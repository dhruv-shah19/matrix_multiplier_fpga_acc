==> flow/design.v <==
module RAm_fpga(input reset,read,read4mat,read4c,write,cs,clk,trig,utrig,input [31:0] X, Y, output reg [31:0] A, B, Res_to_c,Res);  
reg [31:0]mem[0:3];
integer i;
always @(posedge clk) 
begin
	if(cs)
		begin
			if(reset)
				begin
					for(i=0;i<4;i=i+1)
						mem[i] <= 32'b0;
				end
			else 
				begin
					if(read)  
						begin
							if(read4mat)
							begin
								A <= mem[0];
								B <= mem[1];
							end
							if(read4c)
								Res_to_c <= mem[2];
						end
					else if(write)  
						begin
							if(trig)   
								mem[2] <=  Res;
							if(utrig)  
								begin
									mem[0] <= X;  
									mem[1] <= Y;  
								end
						end
				end
		end
end
endmodule
# Step by step through the tools: RAm_fpga
# The steps from the RTL of RAm_fpga to its reports follow in flow order.
# Lines are those of the file above, counted from 1.
# Operators carry their Yosys type and port widths (W data, S select, Z words).
# Cell names lack the library's common part.
# A cell with -- has no value.
[design]
top_module = "RAm_fpga"
clock = "clk"
cell_library = "sky130hd"
pvt_corner = "tt_025C_1v80"

# After elaboration
# Counts by Yosys on the flattened word-level netlist (proc, flatten, opt, wreduce). Print and check cells are left out. Cells with the same type and inputs are merged into one.
[word_totals]
register_bits = 192
in_bits = 73
output_inout_bits = 128
word_cells = 24
[op_classes]
n_eq = 1
mux = 9
bitwise = 1
n_reduce_logical = 7
[ops]
columns = ["operator", "n"]
rows = [
  ["$mux W32", 9],
  ["$reduce_and A4 Y1", 4],
  ["$reduce_bool A2 Y1", 3],
  ["$ne A2 B2 Y1 const B", 1],
  ["$not A1 Y1", 1],
]

# Longest topological paths
# Longest topological path by Yosys (ltp), each cell counted once; first at word level (registers and memories cut), then after technology mapping (sequential cells cut; the memories' decode and read muxes count).
[depth]
depth_word = 3
abc_area = 1
mapped_depth = 4
mapped_depth_nobuf = 4

# After synthesis
# Source: synth_stat.txt of the flow (Yosys; design flattened, memories mapped). It holds for the ABC_AREA given above (unset counts as 0); a run with the other value may have another netlist.
[synth_totals]
cell_count = 335
synth_area_um2 = 4908.5
seq_area_um2 = 3843.7
ffs = 128
n_buf = 71
[types]
columns = ["cell", "n", "area_total_um2"]
rows = [
  ["edfxtp_1", 128, 3.84E+03],
  ["buf_4", 64, 480.461],
  ["nor2_1", 66, 247.738],
  ["inv_1", 65, 243.984],
  ["buf_6", 6, 67.565],
  ["nand2_1", 3, 11.261],
  ["a21oi_1", 1, 5.005],
  ["buf_2", 1, 5.005],
  ["conb_1", 1, 3.754],
]

# Timing after synthesis
# Path of least setup slack by OpenSTA after synthesis, without wires, with an ideal clock, recovery checks aside; 20% of the period is set as input and as output delay. Where synthesis merged equal registers, the netlist keeps one of their names.
[synth_timing]
kind = "in2reg"
from = "input port reset"
to = "register mem[0][0]"
clock_period_ns = 3.0
input_delay_ns = 0.600
setup_time_ns = 0.487
launch_ns = 0.600
arrival_time_ns = 3.465
setup_slack_ns = -0.953
path_delay_ns = 3.352
driving_pins = 3
period_less_setup_slack_ns = 3.953
# "path_delay_ns" = arrival - input delay + setup time.
# "driving_pins": output pins that drive a net of the path, with the launching flip-flop's if there is one; two outputs of one cell count as two.
# "period_less_setup_slack_ns" is the clock period less the worst setup slack; recovery checks do not enter. This is arithmetic on one report: input and output delays are still those of the set period (20% each).
# Between the ends stands the longest chain of elaborated cells between them, by number of cells; it is not shown to be the way that was timed. Of several equally long chains one is given.
# Each line given opens the expression or statement behind the cell; cells for indexed reads and writes are added by Yosys, which also makes memories of some case tables.
[synth_via]
cell_sequence = "buf_6 > a21oi_1 > nor2_1"
elab_chain_len = 2
cells_between = 4
cone_classes = "eq/ne: 1; reduce/logical: 3"
[synth_rtl]
columns = ["item", "line", "source"]
rows = [
  ["start, declared", 1, "module RAm_fpga(input reset,read,read4mat,read4c,write,cs,clk,trig,utrig,input [31:0] X, Y, output reg [31:0] ..."],
  ["$reduce_bool A2 Y1", "--", ""],
  ["$reduce_and A4 Y1", "--", ""],
  ["end, assigned", 11, "mem[i] <= 32'b0;"],
  ["end, assigned", 31, "mem[0] <= X;"],
  ["end, declared", 2, "reg [31:0]mem[0:3];"],
]

# Path in the finished layout
# From the final timing report of flow run 1: the path of least setup slack in the routed layout; clock arrival at registers is part of the times.
[layout_timing]
kind = "reg2out"
from = "register A[11]"
to = "output port A[11]"
clock_period_ns = 1.86
output_delay_ns = 0.37
launch_ns = 0.40
arrival_time_ns = 0.98
setup_slack_ns = 0.50
driving_pins = 2
[layout_via]
cell_sequence = "edfxtp_1 > buf_2"
elab_chain_len = 0
cells_between = 0
[layout_rtl]
columns = ["item", "line", "source"]
rows = [
  ["start, declared", 1, "module RAm_fpga(input reset,read,read4mat,read4c,write,cs,clk,trig,utrig,input [31:0] X, Y, output reg [31:0] ..."],
  ["start, assigned", 19, "A <= mem[0];"],
  ["end, declared", 1, ""],
]

# Flow measurements of RAm_fpga on sky130hd: 2 stored runs with different settings, listed in no order. Input and output delays are each 20% of the period that was set; the output load is 0.01 pF.
# "timing.achieved_period_ns" = clock period - worst setup slack. The figure is calculated, with input and output delays left at 20% of the set period.
# "worst_path_time_ns": the worst setup path's part of the clock period (all of it between registers, 20% less for each end at a port) less its slack. A launch clock that arrives late makes it longer, a capture clock that arrives late makes it shorter.
# "power_uw" is the tool's figure for a default switching activity; nothing was simulated.

[[run]]
name = "flow run 1"
[run.settings]
period_ns = 1.86
CORE_UTILIZATION = 23
SETUP_SLACK_MARGIN = 0.48
PLACE_DENSITY = 0.47
CELL_PAD_IN_SITES_DETAIL_PLACEMENT = 1
ABC_AREA = 1
GPL_TIMING_DRIVEN = 1
GPL_ROUTABILITY_DRIVEN = 1
CAP_MARGIN = 30
SLEW_MARGIN = 15
CORE_MARGIN = 2
[run.results]
yosys.chip_area_um2 = 4908.5
die_um2 = 22525.5
post_route_stdcell_area_um2 = 6690.2
utilization_pct = 31.9
worst_setup_slack_ns = 0.504
setupTns_ns = 0.000
hold_ws_ns = 0.417
power_uw = 7058
timing.achieved_period_ns = 1.356
worst_path_time_ns = 0.98
worstPathKind = "reg2out"

[[run]]
name = "flow run 2"
[run.settings]
period_ns = 2.86
CORE_UTILIZATION = 36
PLACE_DENSITY_LB_ADDON = 0.02
CORE_MARGIN = 2
CELL_PAD_IN_SITES_GLOBAL_PLACEMENT = 1
CELL_PAD_IN_SITES_DETAIL_PLACEMENT = 2
ABC_AREA = 0
GPL_TIMING_DRIVEN = 1
GPL_ROUTABILITY_DRIVEN = 0
SLEW_MARGIN = 40
CAP_MARGIN = 20
[run.results]
yosys.chip_area_um2 = 4817.1
die_um2 = 14322.1
post_route_stdcell_area_um2 = 6601.3
utilization_pct = 50.2
worst_setup_slack_ns = 0.956
setupTns_ns = 0.000
hold_ws_ns = 0.415
power_uw = 4175
timing.achieved_period_ns = 1.904
worst_path_time_ns = 1.33
worstPathKind = "reg2out"
